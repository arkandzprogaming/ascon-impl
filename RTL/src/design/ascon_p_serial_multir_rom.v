==> flow/design.v <==
`timescale 1ns / 1ps
module ascon_p_serial_multiround     
     #(parameter BW = 64) (
         input clk,
         input rstn,
         input en,                        
         input en_inc,                    
         input [2:0] slice_idx,           
         input [BW-1:0] slice_in,         
         output reg [BW-1:0] slice_out,   
         output [3:0] r,                  
         output done                      
     );
    reg [BW-1:0] state [0:4];
    wire [3:0] round;
    wire [BW*5 - 1:0] next_state_w;
    always @(posedge clk or negedge rstn) begin
        if (!rstn) begin
            state[0] <= 0; state[1] <= 0; state[2] <= 0;
            state[3] <= 0; state[4] <= 0;
        end else if (en) begin
            state[slice_idx] <= slice_in;
        end 
        else if (en_inc && !done) begin
            {state[0], state[1], state[2], state[3], state[4]} <= next_state_w;
        end
    end
    wire [BW-1:0] s_rc0, s_rc1, s_rc2, s_rc3, s_rc4;
    wire [BW-1:0] s_p1_0, s_p1_1, s_p1_2, s_p1_3, s_p1_4;
    wire [BW-1:0] t0, t1, t2, t3, t4;
    wire [BW-1:0] s_p2_0, s_p2_1, s_p2_2, s_p2_3, s_p2_4;
    wire [BW-1:0] s_sub_0, s_sub_1, s_sub_2, s_sub_3, s_sub_4;
    wire [BW-1:0] s_q0, s_q1, s_q2, s_q3, s_q4;
    wire [BW-1:0] s_ld_0, s_ld_1, s_ld_2, s_ld_3, s_ld_4;
    assign s_rc0 = state[0];
    assign s_rc1 = state[1];
    assign s_rc2 = state[2] ^ {{56'd0}, c_r(round)};  
    assign s_rc3 = state[3];
    assign s_rc4 = state[4];
    assign s_p1_0 = s_rc0 ^ s_rc4;
    assign s_p1_4 = s_rc4 ^ s_rc3;
    assign s_p1_2 = s_rc2 ^ s_rc1;
    assign s_p1_1 = s_rc1;
    assign s_p1_3 = s_rc3;
    assign t0 = (~s_p1_0) & s_p1_1;
    assign t1 = (~s_p1_1) & s_p1_2;
    assign t2 = (~s_p1_2) & s_p1_3;
    assign t3 = (~s_p1_3) & s_p1_4;
    assign t4 = (~s_p1_4) & s_p1_0;
    assign s_p2_0 = s_p1_0 ^ t1;
    assign s_p2_1 = s_p1_1 ^ t2;
    assign s_p2_2 = s_p1_2 ^ t3;
    assign s_p2_3 = s_p1_3 ^ t4;
    assign s_p2_4 = s_p1_4 ^ t0;
    assign s_sub_1 = s_p2_1 ^ s_p2_0;
    assign s_sub_0 = s_p2_0 ^ s_p2_4;
    assign s_sub_3 = s_p2_3 ^ s_p2_2;
    assign s_sub_2 = s_p2_2 ^ {BW{1'b1}};
    assign s_sub_4 = s_p2_4;
    assign s_ld_0 = s_sub_0 ^ s_q0;
    assign s_ld_1 = s_sub_1 ^ s_q1;
    assign s_ld_2 = s_sub_2 ^ s_q2;
    assign s_ld_3 = s_sub_3 ^ s_q3;
    assign s_ld_4 = s_sub_4 ^ s_q4;
    assign next_state_w = {s_ld_0, s_ld_1, s_ld_2, s_ld_3, s_ld_4};
    reg [BW-1:0] tmp_out;
    always @(*) begin
        case (slice_idx)
            3'd0: tmp_out = state[0];
            3'd1: tmp_out = state[1];
            3'd2: tmp_out = state[2];
            3'd3: tmp_out = state[3];
            3'd4: tmp_out = state[4];
            default: tmp_out = 0;
        endcase
    end
    always @(posedge clk or negedge rstn) begin
        if (!rstn)
            slice_out <= 'd0;
        else 
            slice_out <= tmp_out;
    end
    function [7:0] c_r (input integer round);
        case (round)
            0: c_r = 8'hF0; 1: c_r = 8'hE1; 2: c_r = 8'hD2; 3: c_r = 8'hC3;
            4: c_r = 8'hB4; 5: c_r = 8'hA5; 6: c_r = 8'h96; 7: c_r = 8'h87;
            8: c_r = 8'h78; 9: c_r = 8'h69; 10: c_r = 8'h5A; 11: c_r = 8'h4B;
            default: c_r = 8'h00;
        endcase
    endfunction
    round_counter round_ctr (
        .clk(clk),
        .load(!rstn),
        .inc(en_inc),
        .dout(round),
        .done(done)
    );
    rotr ROT0(.val(s_sub_0), .n_1(19), .n_2(28), .out(s_q0));
    rotr ROT1(.val(s_sub_1), .n_1(61), .n_2(39), .out(s_q1));
    rotr ROT2(.val(s_sub_2), .n_1(1),  .n_2(6),  .out(s_q2));
    rotr ROT3(.val(s_sub_3), .n_1(10), .n_2(17), .out(s_q3));
    rotr ROT4(.val(s_sub_4), .n_1(7),  .n_2(41), .out(s_q4));
    assign r = round;  
endmodule
`timescale 1ns / 1ps
module rotr
    #(parameter BW = 64)
    (
        input [BW - 1:0] val,     
        input [5:0] n_1,          
        input [5:0] n_2,          
        output [BW - 1:0] out
    );
    assign out = ((val >> n_1) | (val << (BW - n_1))) ^ ((val >> n_2) | (val << (BW - n_2)));
endmodule
`timescale 1ns / 1ps
module round_counter (
    input clk,               
    input load,              
    input inc,               
    output reg [3:0] dout,   
    output reg done          
);
    always @(posedge clk) begin
        if (load) begin
            dout <= 0;        
            done <= 0;
        end
        else if (inc && !done) begin
            dout <= dout + 1;        
            if (dout == 4'd11)       
                done <= 1;
        end
    end
endmodule
Tool chain data of ascon_p_serial_multiround
What the tools print for ascon_p_serial_multiround, step after step.
Lines are those of the file above, counted from 1.
Operators carry their Yosys type and port widths (W data, S select, Z words).
Library cell names are shortened.
Not given: -
- top: ascon_p_serial_multiround
- clock: clk
- standard-cell library: sky130hd
- timing corner: tt_025C_1v80

Word level
Yosys after proc, flatten, opt, wreduce and memory -nomap, before mapping. Print and check cells are not counted. Equal cells are merged and count once.
Yosys's memory passes give these memory sizes; they may raise the number of words (mostly to a power of two), join words into wider ones and drop unused or constant bits.
- noted add/sub/neg operators: 1
- noted multiply operators: 0
- noted divide/modulo/power cells: 0
- noted $lt $le $gt $ge: 0
- eq/ne operators at 10
- noted shift-type cells: 0
- noted multiplexer cells: 18
- bitwise logic cells: 43
- reductions and logical operators at 10
- operator list (operator ; number):
    $xor A64 B64 Y64 ; 21
    $mux W64 ; 15
    $not A64 Y64 ; 6
    $and A64 B64 Y64 ; 5
    $pmux W64 S5 ; 1
    $or A23 B64 Y64 ; 1
    $or A25 B64 Y64 ; 1
    $or A3 B64 Y64 ; 1
    $or A36 B64 Y64 ; 1
    $or A45 B64 Y64 ; 1
    $or A47 B64 Y64 ; 1
    $or A54 B64 Y64 ; 1
    $or A57 B64 Y64 ; 1
    $or A58 B64 Y64 ; 1
    $or A63 B64 Y64 ; 1
    $xor A64 B8 Y64 ; 1
    $reduce_and A2 Y1 ; 6
    $ne A2 B1 Y1 const B ; 5
    $mux W4 ; 2
    $eq A3 B2 Y1 const B ; 2
    $add A4 B1 Y4 const B ; 1
    $eq A4 B4 Y1 const B ; 1
    $eq A3 B1 Y1 const B ; 1
    $eq A3 B3 Y1 const B ; 1
    $logic_not A3 Y1 ; 1
    $reduce_bool A2 Y1 ; 1
    $logic_and A1 B1 Y1 ; 1
    $logic_not A1 Y1 ; 1
- noted flip-flop bits (word level): 389
- bits in latches at 0
- noted memory bits (writable): 0
- ROM bits at 128
- clocked read ports x word width: 8
- memory cells at 1
- elaborated cells at 91
- memory list (memory ; words ; width ; rd ports ; wr ports ; RTL line ; source):
    (no name shown) ; 16 ; 8 ; 1 ; 0 ; 84 ; case (round)

Logic depth
Depth = most cells in a row (Yosys ltp): at word level without a register or memory, in the mapped netlist without a sequential cell, where the memories' decode and read muxes count.
- depth after elaboration: 11
- noted ABC_AREA: 0
- noted depth in mapped cells: 9
- depth with buffers taken out at 7

Synthesis result
The flow's flattened synthesis, as Yosys stat reports it; memories are mapped. The netlist is that of the ABC_AREA named above (0 if unset); the other value can give another one.
- cell types (cell ; number ; total area (µm²)):
    dfrtp_1 ; 384 ; 9.61E+03
    xnor3_1 ; 232 ; 5.23E+03
    xnor2_1 ; 335 ; 2.93E+03
    ha_1 ; 129 ; 1.61E+03
    xor2_1 ; 183 ; 1.6E+03
    nand2_1 ; 405 ; 1.52E+03
    o21ai_0 ; 291 ; 1.46E+03
    xor3_1 ; 55 ; 1.31E+03
    a21oi_1 ; 213 ; 1.07E+03
    mux2i_1 ; 103 ; 1.03E+03
    nor2_1 ; 219 ; 822.038
    nor2b_1 ; 106 ; 663.136
    a221o_1 ; 65 ; 650.624
    inv_1 ; 157 ; 589.315
    a22oi_1 ; 63 ; 472.954
    clkbuf_1 ; 119 ; 446.678
    buf_2 ; 82 ; 410.394
    xnor2_2 ; 24 ; 390.374
Not listed: further types 55, cells in them 658.
- noted cells in the netlist: 3823
- chip area (Yosys) at 36709.0 µm²
- noted sequential area: 9869.5 µm²
- flip-flop cells at 397
- buffers: 219
The figures by module come from a second, unflattened synthesis with its own total; it is not the netlist above.
- cell total of the unflattened synthesis at 14949
- area total of the unflattened synthesis: 129284.0 µm²
Each row is one instance without its submodules.
- modules (module ; times used ; cells ; area (µm²) ; sequential area (µm²)):
    rotr ; 5 ; 2371 ; 19806.5 ; 0.0
    ascon_p_serial_multiround ; 1 ; 3073 ; 30035.1 ; 9609.2
    round_counter ; 1 ; 21 ; 216.5 ; 100.1

Path before layout
Source: OpenSTA report_checks on the synthesized netlist (no wires, ideal clock, input and output delay 20% of the period each), path of least setup slack; recovery checks are left aside. Register names are those of the netlist, which keeps one name where synthesis merged equal registers.
- path kind: flip-flop to flip-flop
- start: register state[3][55]
- end: register state[3][38]
- noted clock period: 2800 ps
- noted time at the first pin: 0 ps
- data arrival time: 2003 ps
- path slack: 679 ps
- delay of the path at 2122 ps
- stages: 8
- synthesis period reached at 2121 ps
"delay of the path" = arrival - input delay + setup time.
"stages": output pins that drive a net of the path, with the launching flip-flop's if there is one; two outputs of one cell count as two.
"synthesis period reached" is the clock period less the worst setup slack; recovery checks do not enter. This is arithmetic on one report: input and output delays are still those of the set period (20% each).
The rows between start and end are the longest chain of elaborated cells between them; the timing report does not say that the signal goes this way. Where chains are equally long, one stands for them.
Each line given opens the expression or statement behind the cell; cells for indexed reads and writes are added by Yosys, which also makes memories of some case tables.
- cell sequence: dfrtp_1 > clkbuf_1 > inv_1 > ha_1 > xnor2_1 > xnor2_1 > xnor3_1 > o21a_1
- length of the longest elaborated chain: 10
- noted elaborated cells on any way between the ends: 13
- RTL lines with such cells: 10
- classes of those cells: 2 x mux; 11 x logic
- RTL lines, path after synthesis (element ; RTL line ; source):
    start: declaration ; 14 ; reg [BW-1:0] state [0:4];
    start: assignment ; 20 ; state[3] <= 0; state[4] <= 0;
    start: assignment ; 22 ; state[slice_idx] <= slice_in;
    $xor A64 B64 Y64 ; 41 ; assign s_p1_4 = s_rc4 ^ s_rc3;
    $not A64 Y64 ; 49 ; assign t4 = (~s_p1_4) & s_p1_0;
    $and A64 B64 Y64 ; 49 ;
    $xor A64 B64 Y64 ; 53 ; assign s_p2_3 = s_p1_3 ^ t4;
    $xor A64 B64 Y64 ; 57 ; assign s_sub_3 = s_p2_3 ^ s_p2_2;
    $or A47 B64 Y64 ; 114 ; assign out = ((val >> n_1) | (val << (BW - n_1))) ^ ((val >> n_2) | (val << (BW - n_2)));
    $xor A64 B64 Y64 ; 114 ;
    $xor A64 B64 Y64 ; 63 ; assign s_ld_3 = s_sub_3 ^ s_q3;
    $mux W64 ; 24 ; else if (en_inc && !done) begin
    $mux W64 ; 21 ; end else if (en) begin
    end: assignment ; 20 ;
    end: assignment ; 22 ;
    end: declaration ; 14 ;

Timing after layout
From the final timing report of flow run A: the path of least setup slack in the routed layout; clock arrival at registers is part of the times.
The path's times are printed in steps of 10 ps; the period is the one set.
- path kind: flip-flop to flip-flop
- start: register state[3][36]
- end: register state[0][17]
- noted clock period: 2660 ps
- noted time at the first pin: 670 ps
- data arrival time: 3260 ps
- path slack: -10 ps
- stages: 7
The rows between start and end are the longest chain of elaborated cells between them; the timing report does not say that the signal goes this way. Where chains are equally long, one stands for them.
- cell sequence: dfrtp_1 > inv_1 > ha_1 > xor2_1 > xnor2_1 > xnor3_1 > o221ai_1
- length of the longest elaborated chain: 8
- noted elaborated cells on any way between the ends: 8
- RTL lines with such cells: 7
- classes of those cells: 2 x mux; 6 x logic
- RTL lines, path after layout (element ; RTL line ; source):
    start: declaration ; 14 ; reg [BW-1:0] state [0:4];
    start: assignment ; 20 ; state[3] <= 0; state[4] <= 0;
    start: assignment ; 22 ; state[slice_idx] <= slice_in;
    $xor A64 B64 Y64 ; 41 ; assign s_p1_4 = s_rc4 ^ s_rc3;
    $xor A64 B64 Y64 ; 54 ; assign s_p2_4 = s_p1_4 ^ t0;
    $xor A64 B64 Y64 ; 56 ; assign s_sub_0 = s_p2_0 ^ s_p2_4;
    $or A45 B64 Y64 ; 114 ; assign out = ((val >> n_1) | (val << (BW - n_1))) ^ ((val >> n_2) | (val << (BW - n_2)));
    $xor A64 B64 Y64 ; 114 ;
    $xor A64 B64 Y64 ; 60 ; assign s_ld_0 = s_sub_0 ^ s_q0;
    $mux W64 ; 24 ; else if (en_inc && !done) begin
    $mux W64 ; 21 ; end else if (en) begin
    end: assignment ; 19 ; state[0] <= 0; state[1] <= 0; state[2] <= 0;
    end: assignment ; 22 ;
    end: declaration ; 14 ;

FLOW RESULTS
============

Record of 2 stored runs of the RTL-to-layout flow on ascon_p_serial_multiround, platform sky130hd. The runs are unordered. Constraints: input delay and output delay 20% of the set period each, output load 0.01 pF.
"reached clock period" means the clock period less the worst setup slack. The figure is calculated, with input and output delays left at 20% of the set period.
"time of the worst setup path": the worst setup path's part of the clock period (all of it between registers, 20% less for each end at a port) less its slack. A launch clock that arrives late makes it longer, a capture clock that arrives late makes it shorter.
"time of the worst setup path" is given in steps of 10 ps.

Flow run A
Settings were period_ns = 2.66; CAP_MARGIN = 20; CORE_MARGIN = 2; CORE_UTILIZATION = 40; SLEW_MARGIN = 20
- post-layout utilization: 0.489
- noted the area of the synthesized netlist: 36709.0 µm²
- worst setup slack after layout at -14 ps
- overall die area: 94212.2 µm²
- time of the worst setup path: 2670 ps
- type of the worst setup path: flip-flop to flip-flop
- reached clock period: 2674 ps
- std-cell area (final layout) at 44634.1 µm²

Flow run B
Settings were period_ns = 1.41; CORE_UTILIZATION = 37; PLACE_DENSITY_LB_ADDON = 0.17; CELL_PAD_IN_SITES_GLOBAL_PLACEMENT = 2; GPL_TIMING_DRIVEN = 1; CTS_CLUSTER_SIZE = 96; CAP_MARGIN = 35; MIN_ROUTING_LAYER = met2; CORE_MARGIN = 2; SLEW_MARGIN = 20
- unfinished; error GRT-0116 in routing
