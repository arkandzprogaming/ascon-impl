==> flow/design.v <==
`timescale 1ns / 1ps
module ascon_p_serial
    #(parameter BW = 64) (
        input clk,
        input rstn,
        input en,
        input [2:0] slice_idx,           
        input [7:0] round_const,        
        input [BW-1:0] slice_in,         
        output reg [BW-1:0] slice_out
    );
    reg [BW-1:0] state [0:4];
    reg [BW-1:0] S0, S1, S2, S3, S4;
    reg [BW-1:0] T0, T1, T2, T3, T4;
    reg [BW-1:0] sub0, sub1, sub2, sub3, sub4;
    wire [BW-1:0] rot0, rot1, rot2, rot3, rot4;
    reg [BW-1:0] tmp;
    always @(posedge clk or negedge rstn) begin
        if (!rstn) begin
            state[0] <= 0; state[1] <= 0; state[2] <= 0;
            state[3] <= 0; state[4] <= 0;
        end else if (en) begin
            state[slice_idx] <= slice_in;
            if (slice_idx == 2)          
                state[2] <= slice_in ^ {{56'd0}, round_const};
        end
    end
    always @(*) begin
        S0 = state[0];
        S1 = state[1];
        S2 = state[2];
        S3 = state[3];
        S4 = state[4];
        S0 = S0 ^ S4;
        S4 = S4 ^ S3;
        S2 = S2 ^ S1;
        T0 = (~S0) & S1;
        T1 = (~S1) & S2;
        T2 = (~S2) & S3;
        T3 = (~S3) & S4;
        T4 = (~S4) & S0;
        sub0 = S0 ^ T1;
        sub1 = S1 ^ T2;
        sub2 = S2 ^ T3;
        sub3 = S3 ^ T4;
        sub4 = S4 ^ T0;
        sub1 = sub1 ^ sub0;
        sub0 = sub0 ^ sub4;
        sub3 = sub3 ^ sub2;
        sub2 = sub2 ^ {BW{1'b1}};  
    end
    rotr ROT0(.val(sub0), .n_1(6'd19), .n_2(6'd28), .out(rot0));
    rotr ROT1(.val(sub1), .n_1(6'd61), .n_2(6'd39), .out(rot1));
    rotr ROT2(.val(sub2), .n_1(6'd1),  .n_2(6'd6),  .out(rot2));
    rotr ROT3(.val(sub3), .n_1(6'd10), .n_2(6'd17), .out(rot3));
    rotr ROT4(.val(sub4), .n_1(6'd7),  .n_2(6'd41), .out(rot4));
    always @(*) begin
        case (slice_idx)
            3'd0: tmp = sub0 ^ rot0;
            3'd1: tmp = sub1 ^ rot1;
            3'd2: tmp = sub2 ^ rot2;
            3'd3: tmp = sub3 ^ rot3;
            3'd4: tmp = sub4 ^ rot4;
            default: tmp = 0;
        endcase
    end
    always @(posedge clk or negedge rstn) begin
        if (!rstn)
            slice_out <= 'd0;
        else 
            slice_out <= tmp;
    end
endmodule
`timescale 1ns / 1ps
module rotr
    #(parameter BW = 64)
    (
        input [BW - 1:0] val,     
        input [5:0] n_1,          
        input [5:0] n_2,          
        output [BW - 1:0] out
    );
    assign out = ((val >> n_1) | (val << (BW - n_1))) ^ ((val >> n_2) | (val << (BW - n_2)));
endmodule
Step by step through the tools: ascon_p_serial
The steps from the RTL of ascon_p_serial to its reports follow in flow order.
Lines are those of the file above, counted from 1.
Operators carry their Yosys type and port widths (W data, S select, Z words).
Library cell names are shortened.
{"block": "design", "design": "ascon_p_serial", "clock_port": "clk", "cell_library": "sky130hd", "corner": "tt_025C_1v80"}

Word level
Yosys after proc, flatten, opt, wreduce and memory -nomap, before mapping. Print and check cells are not counted. Equal cells are merged and count once.
{"block": "word_totals", "reg_bits": 384}
{"block": "classes", "n_logic": 43, "equal": 4, "mux": 2, "n_reduce_logical": 6}
{"block": "op_table", "operator": "$xor A64 B64 Y64", "count": 21}
{"block": "op_table", "operator": "$not A64 Y64", "count": 6}
{"block": "op_table", "operator": "$and A64 B64 Y64", "count": 5}
{"block": "op_table", "operator": "$pmux W64 S5", "count": 1}
{"block": "op_table", "operator": "$or A23 B64 Y64", "count": 1}
{"block": "op_table", "operator": "$or A25 B64 Y64", "count": 1}
{"block": "op_table", "operator": "$or A3 B64 Y64", "count": 1}
{"block": "op_table", "operator": "$or A36 B64 Y64", "count": 1}
{"block": "op_table", "operator": "$or A45 B64 Y64", "count": 1}
{"block": "op_table", "operator": "$or A47 B64 Y64", "count": 1}
{"block": "op_table", "operator": "$or A54 B64 Y64", "count": 1}
{"block": "op_table", "operator": "$or A57 B64 Y64", "count": 1}
{"block": "op_table", "operator": "$or A58 B64 Y64", "count": 1}
{"block": "op_table", "operator": "$or A63 B64 Y64", "count": 1}
{"block": "op_table", "operator": "$xor A64 B8 Y64", "count": 1}
{"block": "op_table", "operator": "$mux W64", "count": 1}
{"block": "op_table", "operator": "$reduce_and A2 Y1", "count": 5}
{"block": "op_table", "operator": "$eq A3 B2 Y1 const B", "count": 2}
{"block": "op_table", "operator": "$eq A3 B1 Y1 const B", "count": 1}
{"block": "op_table", "operator": "$eq A3 B3 Y1 const B", "count": 1}
{"block": "op_table", "operator": "$logic_not A3 Y1", "count": 1}

Logic depth
Yosys ltp: most cells in a row. Word level: on the elaborated netlist, between registers, memories and ports. Mapped: between sequential cells and ports; inverters and the memories' decode and read muxes count.
{"block": "logic_depth", "word_depth": 9, "abc_area": 0, "ltp_mapped": 8}

Synthesis result
The flow's flattened synthesis, as Yosys stat reports it; memories are mapped. The netlist is that of the ABC_AREA named above (0 if unset); the other value can give another one.
Totals and module areas in this step are rounded.
{"block": "synth_totals", "ff_cells": 384, "yosys_area_mm2": 0.0309, "seqArea_mm2": 0.00961, "n_buf": 82, "cells": 2807}
{"block": "types", "cell_type": "dfrtp_1", "count": 384}
{"block": "types", "cell_type": "xnor2_1", "count": 513}
{"block": "types", "cell_type": "xnor3_1", "count": 176}
{"block": "types", "cell_type": "mux2_2", "count": 176}
{"block": "types", "cell_type": "ha_1", "count": 128}
{"block": "types", "cell_type": "xnor2_2", "count": 84}
{"block": "types", "cell_type": "nand2_1", "count": 347}
{"block": "types", "cell_type": "xor2_1", "count": 126}
{"block": "types", "cell_type": "o21ai_0", "count": 152}
{"block": "types", "cell_type": "inv_1", "count": 182}
{"block": "types", "cell_type": "mux2i_1", "count": 65}
{"block": "types", "cell_type": "a22oi_1", "count": 83}
{"block": "types", "cell_type": "maj3_1", "count": 41}
{"block": "types", "cell_type": "xor3_1", "count": 16}
{"block": "types", "cell_type": "xor2_2", "count": 18}
{"block": "types", "cell_type": "nor2_1", "count": 67}
{"block": "types", "cell_type": "clkbuf_1", "count": 66}
{"block": "types", "cell_type": "nand4_1", "count": 30}
Other cell types: 20; their cells: 153.
The figures by module come from a second, unflattened synthesis with its own total; it is not the netlist above.
{"block": "hier_totals", "cells_unflattened": 15062, "hier_area_mm2": 0.13}
Rows give one instance, submodules left out.
{"block": "modules", "mod": "rotr", "n_inst": 5, "n_cells": 2371, "mod_seq_area_mm2": 0, "mod_area_mm2": 0.0198}
{"block": "modules", "mod": "ascon_p_serial", "n_inst": 1, "n_cells": 3207, "mod_seq_area_mm2": 0.00961, "mod_area_mm2": 0.0311}

Worst setup path after synthesis
Path of least setup slack by OpenSTA after synthesis, without wires, with an ideal clock, recovery checks aside; 20% of the period is set as input and as output delay. Where synthesis merged equal registers, the netlist keeps one of their names.
{"block": "synth_timing", "kind": "reg2reg", "start": "register state[1][56]", "end": "register slice_out[56]", "path_stages": 8, "arrival_ns": 2.135, "setup_ns": 0.124, "n_path_buf": 0, "path_delay_ns": 2.259, "setup_slack_ns": 0.641, "clock_period_ns": 2.9, "t_required_ns": 2.776, "launch_ns": 0.000, "synth_period_reached_ns": 2.259}
"path_delay_ns" is the arrival time less input delay plus setup time.
"path_stages" counts driving pins, that of a launching flip-flop among them; a cell with two outputs on the path counts twice.
"synth_period_reached_ns" = period - worst setup slack (recovery checks aside). The figure is calculated, with input and output delays left at 20% of the set period.
Between the ends stands the longest chain of elaborated cells between them, by number of cells; it is not shown to be the way that was timed. Of several equally long chains one is given.
Each line given opens the expression or statement behind the cell; cells for indexed reads and writes are added by Yosys, which also makes memories of some case tables.
{"block": "synth_between", "cell_sequence": "dfrtp_1 > inv_1 > ha_1 > xnor2_1 > xnor2_1 > xnor3_1 > a22o_1 > a211o_1", "elab_chain_cells": 7, "cone_cells": 20, "cone_lines": 17, "cone_classes": "mux: 1; logic: 19"}
{"block": "synth_lines", "item": "from (decl)", "line_no": 12, "source": "reg [BW-1:0] state [0:4];"}
{"block": "synth_lines", "item": "from (assign)", "line_no": 20, "source": "state[0] <= 0; state[1] <= 0; state[2] <= 0;"}
{"block": "synth_lines", "item": "from (assign)", "line_no": 23, "source": "state[slice_idx] <= slice_in;"}
{"block": "synth_lines", "item": "$xor A64 B64 Y64", "line_no": 36, "source": "S2 = S2 ^ S1;"}
{"block": "synth_lines", "item": "$not A64 Y64", "line_no": 39, "source": "T2 = (~S2) & S3;"}
{"block": "synth_lines", "item": "$and A64 B64 Y64", "line_no": 39}
{"block": "synth_lines", "item": "$xor A64 B64 Y64", "line_no": 43, "source": "sub1 = S1 ^ T2;"}
{"block": "synth_lines", "item": "$xor A64 B64 Y64", "line_no": 47, "source": "sub1 = sub1 ^ sub0;"}
{"block": "synth_lines", "item": "$xor A64 B64 Y64", "line_no": 60, "source": "3'd1: tmp = sub1 ^ rot1;"}
{"block": "synth_lines", "item": "$pmux W64 S5", "line_no": 58, "source": "case (slice_idx)"}
{"block": "synth_lines", "item": "to (assign)", "line_no": 69, "source": "slice_out <= 'd0;"}
{"block": "synth_lines", "item": "to (assign)", "line_no": 71, "source": "slice_out <= tmp;"}
{"block": "synth_lines", "item": "to (decl)", "line_no": 10, "source": "output reg [BW-1:0] slice_out"}

Path in the finished layout
From the final timing report of stored run 1: the path of least setup slack in the routed layout; clock arrival at registers is part of the times.
{"block": "layout_timing", "kind": "reg2reg", "start": "register state[4][14]", "end": "register slice_out[59]", "clock_period_ns": 1.55, "t_required_ns": 1.99, "setup_ns": 0.22, "arrival_ns": 2.88, "launch_ns": 0.65, "path_stages": 9, "n_path_buf": 2, "setup_slack_ns": -0.90}
Between the ends stands the longest chain of elaborated cells between them, by number of cells; it is not shown to be the way that was timed. Of several equally long chains one is given.
{"block": "layout_between", "cell_sequence": "dfrtp_1 > ha_4 > xor2_4 > xnor2_2 > buf_6 > buf_4 > xnor3_2 > a22oi_2 > o211ai_1", "elab_chain_cells": 9, "cone_cells": 11, "cone_lines": 9, "cone_classes": "mux: 1; logic: 10"}
{"block": "layout_lines", "item": "from (decl)", "line_no": 12, "source": "reg [BW-1:0] state [0:4];"}
{"block": "layout_lines", "item": "from (assign)", "line_no": 21, "source": "state[3] <= 0; state[4] <= 0;"}
{"block": "layout_lines", "item": "from (assign)", "line_no": 23, "source": "state[slice_idx] <= slice_in;"}
{"block": "layout_lines", "item": "$xor A64 B64 Y64", "line_no": 34, "source": "S0 = S0 ^ S4;"}
{"block": "layout_lines", "item": "$not A64 Y64", "line_no": 37, "source": "T0 = (~S0) & S1;"}
{"block": "layout_lines", "item": "$and A64 B64 Y64", "line_no": 37}
{"block": "layout_lines", "item": "$xor A64 B64 Y64", "line_no": 46, "source": "sub4 = S4 ^ T0;"}
{"block": "layout_lines", "item": "$xor A64 B64 Y64", "line_no": 48, "source": "sub0 = sub0 ^ sub4;"}
{"block": "layout_lines", "item": "$or A45 B64 Y64", "line_no": 83, "source": "assign out = ((val >> n_1) | (val << (BW - n_1))) ^ ((val >> n_2) | (val << (BW - n_2)));"}
{"block": "layout_lines", "item": "$xor A64 B64 Y64", "line_no": 83}
{"block": "layout_lines", "item": "$xor A64 B64 Y64", "line_no": 59, "source": "3'd0: tmp = sub0 ^ rot0;"}
{"block": "layout_lines", "item": "$pmux W64 S5", "line_no": 58, "source": "case (slice_idx)"}
{"block": "layout_lines", "item": "to (assign)", "line_no": 69, "source": "slice_out <= 'd0;"}
{"block": "layout_lines", "item": "to (assign)", "line_no": 71, "source": "slice_out <= tmp;"}
{"block": "layout_lines", "item": "to (decl)", "line_no": 10, "source": "output reg [BW-1:0] slice_out"}

Wiki page: ascon_p_serial / flow data

Flow measurements of ascon_p_serial on sky130hd: 2 stored runs with different settings, listed in no order. Input and output delays are each 20% of the period that was set; the output load is 0.01 pF.
"worst_path_ns" = time allowed to the worst setup path (clock period - input delay - output delay, where it has them) - its slack; a late launch clock adds to it, a late capture clock takes from it.
Results are given in rounded form.

Stored run 1
==> flow/run.sh <==
#!/bin/bash
# the make line also repeats the synthesis and layout settings of config.mk as NAME=value (left out here)
make -C /OpenROAD-flow-scripts/flow DESIGN_CONFIG=/design/flow/config.mk WORK_HOME=/design/flow/orfs CLKGATE_MAP_FILE= finish
==> flow/config.mk <==
export PLATFORM = sky130hd
export DESIGN_NAME = ascon_p_serial
export DESIGN_NICKNAME = ascon_p_serial
export VERILOG_FILES = /design/flow/design.v
export SDC_FILE = /design/flow/constraint.sdc
export NUM_CORES = 4
export LEC_CHECK = 0
export CAP_MARGIN = 5
export CELL_PAD_IN_SITES_DETAIL_PLACEMENT = 0
export CELL_PAD_IN_SITES_GLOBAL_PLACEMENT = 3
export CORE_ASPECT_RATIO = 1.38
export CORE_MARGIN = 6
export CORE_UTILIZATION = 34
export MAX_ROUTING_LAYER = met4
export MIN_ROUTING_LAYER = met2
export SETUP_SLACK_MARGIN = 0.38
export SLEW_MARGIN = 20
==> flow/constraint.sdc <==
create_clock -name core_clock -period 1.55 [get_ports {clk}]
set_input_delay 0.3100 -clock core_clock [delete_from_list [all_inputs] [get_ports {clk}]]
set_output_delay 0.3100 -clock core_clock [all_outputs]
set_load 0.01 [all_outputs]

==> results of stored run 1, as JSON <==
{
  "setup_worst_slack_ns": -0.899,
  "worst_path_ns": 2.45,
  "critical_path_kind": "reg2reg",
  "post_synth_area_mm2": 0.0309,
  "post_route_stdcell_area_mm2": 0.0548,
  "dieArea_mm2": 0.0984
}

Stored run 2
==> flow/run.sh <==
#!/bin/bash
# the make line also repeats the synthesis and layout settings of config.mk as NAME=value (left out here)
make -C /OpenROAD-flow-scripts/flow DESIGN_CONFIG=/design/flow/config.mk WORK_HOME=/design/flow/orfs CLKGATE_MAP_FILE= finish
==> flow/config.mk <==
export PLATFORM = sky130hd
export DESIGN_NAME = ascon_p_serial
export DESIGN_NICKNAME = ascon_p_serial
export VERILOG_FILES = /design/flow/design.v
export SDC_FILE = /design/flow/constraint.sdc
export NUM_CORES = 4
export LEC_CHECK = 0
export CAP_MARGIN = 20
export CORE_MARGIN = 2
export CORE_UTILIZATION = 38
export SLEW_MARGIN = 20
==> flow/constraint.sdc <==
create_clock -name core_clock -period 2.72 [get_ports {clk}]
set_input_delay 0.5440 -clock core_clock [delete_from_list [all_inputs] [get_ports {clk}]]
set_output_delay 0.5440 -clock core_clock [all_outputs]
set_load 0.01 [all_outputs]

==> results of stored run 2, as JSON <==
{
  "dieArea_mm2": 0.0837,
  "setup_worst_slack_ns": 0.043,
  "post_route_stdcell_area_mm2": 0.0379,
  "post_synth_area_mm2": 0.0309,
  "worst_path_ns": 2.68,
  "critical_path_kind": "reg2reg"
}
