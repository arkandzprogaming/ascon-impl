==> flow/design.v <==
`timescale 1ns / 1ps
module ascon_p_core    
    # (parameter BW = 64)
    (
        input clk,
        input rstn,
        input [7:0] round_const,
        input [BW*5 - 1:0] s_in,
        output reg [BW*5 - 1:0] s_out
    );
    reg [BW*5-1:0] s_reg;
    reg [7:0] c_r_reg;            
    always @(posedge clk or negedge rstn) begin
        if (!rstn) begin
            c_r_reg <= 0;
            s_reg <= 0;       
        end else begin
            c_r_reg <= round_const;
            s_reg <= s_in;    
        end
    end 
    wire [BW-1:0] s_rc0;  
    wire [BW-1:0] s_rc1;
    wire [BW-1:0] s_rc2;
    wire [BW-1:0] s_rc3;
    wire [BW-1:0] s_rc4;  
    reg [BW-1:0] s_p1_0, s_p1_1, s_p1_2, s_p1_3, s_p1_4;    
    reg [BW-1:0] t0, t1, t2, t3, t4;                        
    reg [BW-1:0] s_p2_0, s_p2_1, s_p2_2, s_p2_3, s_p2_4;    
    reg [BW-1:0] s_sub_0, s_sub_1, s_sub_2, s_sub_3, s_sub_4;
    wire [BW-1:0] s_q0, s_q1, s_q2, s_q3, s_q4;
    reg [BW-1:0] s_ld_0, s_ld_1, s_ld_2, s_ld_3, s_ld_4;
    wire [BW*5-1:0] s_from_sub;  
    wire [BW*5-1:0] s_from_ld;   
    rotr rot_q0 (
        .val(s_sub_0),
        .n_1(6'd19),
        .n_2(6'd28),
        .out(s_q0)
    ); rotr rot_q1 (
        .val(s_sub_1),
        .n_1(6'd61),
        .n_2(6'd39),
        .out(s_q1)
    ); rotr rot_q2 (
        .val(s_sub_2),
        .n_1(6'd1),
        .n_2(6'd6),
        .out(s_q2)
    ); rotr rot_q3 (
        .val(s_sub_3),
        .n_1(6'd10),
        .n_2(6'd17),
        .out(s_q3)
    ); rotr rot_q4 (
        .val(s_sub_4),
        .n_1(6'd7),
        .n_2(6'd41),
        .out(s_q4)
    );
    assign s_rc0 = s_reg [BW*5 - 1:BW*4];
    assign s_rc1 = s_reg [BW*4 - 1:BW*3];
    assign s_rc2 = s_reg [BW*3 - 1:BW*2] ^ {{56'd0}, c_r_reg};
    assign s_rc3 = s_reg [BW*2 - 1:BW*1];
    assign s_rc4 = s_reg [BW*1 - 1:BW*0];
    always @(*) begin
        s_p1_0 = s_rc0 ^ s_rc4;
        s_p1_4 = s_rc4 ^ s_rc3;
        s_p1_2 = s_rc2 ^ s_rc1;
        s_p1_1 = s_rc1;
        s_p1_3 = s_rc3;
        t0 = (~s_p1_0) & s_p1_1;  
        t1 = (~s_p1_1) & s_p1_2;  
        t2 = (~s_p1_2) & s_p1_3;  
        t3 = (~s_p1_3) & s_p1_4;  
        t4 = (~s_p1_4) & s_p1_0;  
        s_p2_0 = s_p1_0 ^ t1;  
        s_p2_1 = s_p1_1 ^ t2;  
        s_p2_2 = s_p1_2 ^ t3;  
        s_p2_3 = s_p1_3 ^ t4;  
        s_p2_4 = s_p1_4 ^ t0;  
        s_sub_1 = s_p2_1 ^ s_p2_0;
        s_sub_0 = s_p2_0 ^ s_p2_4;
        s_sub_3 = s_p2_3 ^ s_p2_2;
        s_sub_2 = s_p2_2 ^ {BW{1'b1}};
        s_sub_4 = s_p2_4;
        s_ld_0 = s_sub_0 ^ s_q0;
        s_ld_1 = s_sub_1 ^ s_q1;
        s_ld_2 = s_sub_2 ^ s_q2;
        s_ld_3 = s_sub_3 ^ s_q3;
        s_ld_4 = s_sub_4 ^ s_q4;
    end
     assign s_from_ld = {s_ld_0, s_ld_1, s_ld_2, s_ld_3, s_ld_4};
        always @(posedge clk or negedge rstn) begin
            if (!rstn) begin
                s_out <= 0;
            end else begin
                s_out <= s_from_ld;
            end
        end 
    endmodule
`timescale 1ns / 1ps
module rotr
    #(parameter BW = 64)
    (
        input [BW - 1:0] val,     
        input [5:0] n_1,          
        input [5:0] n_2,          
        output [BW - 1:0] out
    );
    assign out = ((val >> n_1) | (val << (BW - n_1))) ^ ((val >> n_2) | (val << (BW - n_2)));
endmodule
# Reports on ascon_p_core
# The steps from the RTL of ascon_p_core to its reports follow in flow order.
# Lines are those of the file above, counted from 1.
# Cell names lack the library's common part.
# Not given: --
# inputs
top_module	ascon_p_core
clk_port	clk
cell_library	sky130hd
pvt_corner	tt_025C_1v80

# Word-level counts
# Source: Yosys, flattened and elaborated, memories not mapped. Widths are those after wreduce; folded enables and synchronous resets count as part of the registers. Registers that Yosys merges into a memory's read port (data or address) are not register bits. Print and check cells do not count. Equal cells are merged and count once.
# bits
reg_bits	648
inputBits	330
word_cells	46
# classes
bitwise	43
# op_table
cell	count
64-bit XOR	21
64-bit NOT	6
64-bit bitwise AND	5
23-bit by 64-bit OR with 64-bit output	1
25-bit by 64-bit OR with 64-bit output	1
3-bit by 64-bit OR with 64-bit output	1
36-bit by 64-bit OR with 64-bit output	1
45-bit by 64-bit OR with 64-bit output	1
47-bit by 64-bit OR with 64-bit output	1
54-bit by 64-bit OR with 64-bit output	1
57-bit by 64-bit OR with 64-bit output	1
58-bit by 64-bit OR with 64-bit output	1
63-bit by 64-bit OR with 64-bit output	1
64-bit by 8-bit XOR with 64-bit output	1

# Depth
# Depth = most cells in a row (Yosys ltp): at word level without a register or memory, in the mapped netlist without a sequential cell, where the memories' decode and read muxes count.
# depth
word_depth	9
ABC_AREA	0
mapped_depth	5

# Synthesis result
# Source: synth_stat.txt of the flow (Yosys; design flattened, memories mapped). It holds for the ABC_AREA given above (unset counts as 0); a run with the other value may have another netlist.
# by_type
type	count	type_area_um2
dfrtp_1	648	1.62E+04
xnor3_1	214	4.82E+03
xnor2_1	409	3.58E+03
xnor2_2	128	2.08E+03
ha_1	128	1.6E+03
xor3_1	42	998.458
xor2_1	109	954.666
inv_1	189	709.43
nand2_1	144	540.518
maj3_1	35	350.336
maj3_2	28	315.302
o21ai_0	31	155.149
nor2_1	37	138.883
xor2_2	8	130.125
a21oi_1	25	125.12
mux2i_1	9	90.086
and2_1	4	25.024
inv_2	2	7.507
# mapped
cells	2190
mapped_area_um2	32841.5
seqArea_um2	16215.6
ff_cells	648
buf_cells	0
# The figures by module come from a second, unflattened synthesis with its own total; it is not the netlist above.
# unflattened
hier_cells	14115
area_unflattened_um2	130457.6
# Each row is one instance without its submodules.
# by_module
module	instances	cells	area_um2	seq_area_um2
rotr	5	2371	19806.5	0.0
ascon_p_core	1	2260	31425.1	16215.6

# Timing after synthesis
# Path of least setup slack by OpenSTA after synthesis, without wires, with an ideal clock, recovery checks aside; 20% of the period is set as input and as output delay. Where synthesis merged equal registers, the netlist keeps one of their names.
# synth_timing
path_kind	flip-flop to flip-flop
from	reg c_r_reg[2]
to	reg s_out[66]
tclk_ps	2280
launch_ps	0
arrival_time_ps	1791
path_slack_ps	356
path_delay_ps	1925
driving_pins	6
path_buffers	0
synth_period_reached_ps	1924
# "path_delay_ps" = arrival - input delay + setup time.
# "driving_pins" counts driving pins, that of a launching flip-flop among them; a cell with two outputs on the path counts twice.
# "synth_period_reached_ps" = period - worst setup slack (recovery checks aside). The figure is calculated, with input and output delays left at 20% of the set period.
# Between the ends stands the longest chain of elaborated cells between them, by number of cells; it is not shown to be the way that was timed. Of several equally long chains one is given.
# A line is the first line of the expression or statement that the cell stems from. Yosys adds cells for indexed reads and writes and turns some case tables into memories.
# synth_via
cell_sequence	dfrtp_1 > xor2_1 > ha_1 > xnor2_1 > xnor2_2 > xnor3_1
elab_chain_cells	5
cells_between	5
cone_classes	logic (5)
# synth_lines
item	line	source
start: declaration	12	reg [7:0] c_r_reg;
start: assignment	15	c_r_reg <= 0;
start: assignment	18	c_r_reg <= round_const;
64-bit by 8-bit XOR with 64-bit output	63	assign s_rc2 = s_reg [BW*3 - 1:BW*2] ^ {{56'd0}, c_r_reg};
64-bit XOR	69	s_p1_2 = s_rc2 ^ s_rc1;
64-bit XOR	79	s_p2_2 = s_p1_2 ^ t3;
64-bit XOR	84	s_sub_3 = s_p2_3 ^ s_p2_2;
64-bit XOR	90	s_ld_3 = s_sub_3 ^ s_q3;
end: assignment	96	s_out <= 0;
end: assignment	98	s_out <= s_from_ld;
end: declaration	9	output reg [BW*5 - 1:0] s_out

# Path in the finished layout
# Path of least setup slack in the final report of record 1 (OpenROAD, finished layout, wires in). Where an end is a register, its clock arrival counts in the times.
# The report prints the path's times to 10 ps; the period is as set.
# layout_timing
path_kind	flip-flop to flip-flop
from	reg c_r_reg[4]
to	reg s_out[115]
tclk_ps	3620
launch_ps	620
arrival_time_ps	3310
path_slack_ps	800
driving_pins	6
path_buffers	0
# Between the ends stands the longest chain of elaborated cells between them, by number of cells; it is not shown to be the way that was timed. Of several equally long chains one is given.
# layout_via
cell_sequence	dfrtp_1 > xor2_1 > ha_1 > xnor2_1 > xnor2_2 > xnor3_1
elab_chain_cells	7
cells_between	7
cone_classes	logic (7)
# layout_lines
item	line	source
start: declaration	12	reg [7:0] c_r_reg;
start: assignment	15	c_r_reg <= 0;
start: assignment	18	c_r_reg <= round_const;
64-bit by 8-bit XOR with 64-bit output	63	assign s_rc2 = s_reg [BW*3 - 1:BW*2] ^ {{56'd0}, c_r_reg};
64-bit XOR	69	s_p1_2 = s_rc2 ^ s_rc1;
64-bit XOR	79	s_p2_2 = s_p1_2 ^ t3;
64-bit XOR	84	s_sub_3 = s_p2_3 ^ s_p2_2;
47-bit by 64-bit OR with 64-bit output	111	assign out = ((val >> n_1) | (val << (BW - n_1))) ^ ((val >> n_2) | (val << (BW - n_2)));
64-bit XOR	111
64-bit XOR	90	s_ld_3 = s_sub_3 ^ s_q3;
end: assignment	96	s_out <= 0;
end: assignment	98	s_out <= s_from_ld;
end: declaration	9	output reg [BW*5 - 1:0] s_out

# Flow measurements of ascon_p_core on sky130hd: 2 stored runs with different settings, listed in no order. Input and output delays are each 20% of the period that was set; the output load is 0.01 pF.
# "period_reached_ps" = clock period - worst setup slack. The figure is calculated, with input and output delays left at 20% of the set period.
# "timing.worst_path_ps" is the time allowed to the run's worst setup path (the clock period less input and output delay, where it has them) less its slack. Clock arrival times count: a late capture clock shortens it, a late launch clock lengthens it.
# By "power_total_mw" is meant OpenSTA's value without simulated activity: inputs other than the clock are taken to toggle once in ten clock periods, and the tool carries that through the logic.
# "timing.worst_path_ps" is known to 10 ps.
# A setting shown as . is not set for that run.
# A result given as . is not shown for that run.
run	period_ns	CORE_UTILIZATION	SETUP_SLACK_MARGIN	PLACE_DENSITY_LB_ADDON	HOLD_SLACK_MARGIN	GPL_TIMING_DRIVEN	GPL_ROUTABILITY_DRIVEN	MAX_ROUTING_LAYER	CAP_MARGIN	CORE_MARGIN	SLEW_MARGIN	TNS_END_PERCENT	ABC_AREA	period_reached_ps	final_setup_tns_ps	power_total_mw	finish.stdcell_area_um2	final_die_area_um2	timing.worst_path_ps	path_kind	setup_worst_slack_ps	yosys.chip_area_um2
record 1	3.62	42	-0.29	0.29	0.15	0	0	met4	20	2	20	.	.	2824	0	31.471	43461.7	80446.0	2820	flip-flop to flip-flop	796	32841.5
record 2	1.37	56	.	0.2	.	0	.	met5	40	5	20	95	1	.	.	.	.	.	.	.	.	.
# Record 2: stopped before the end: clock tree synthesis reported DPL-0033
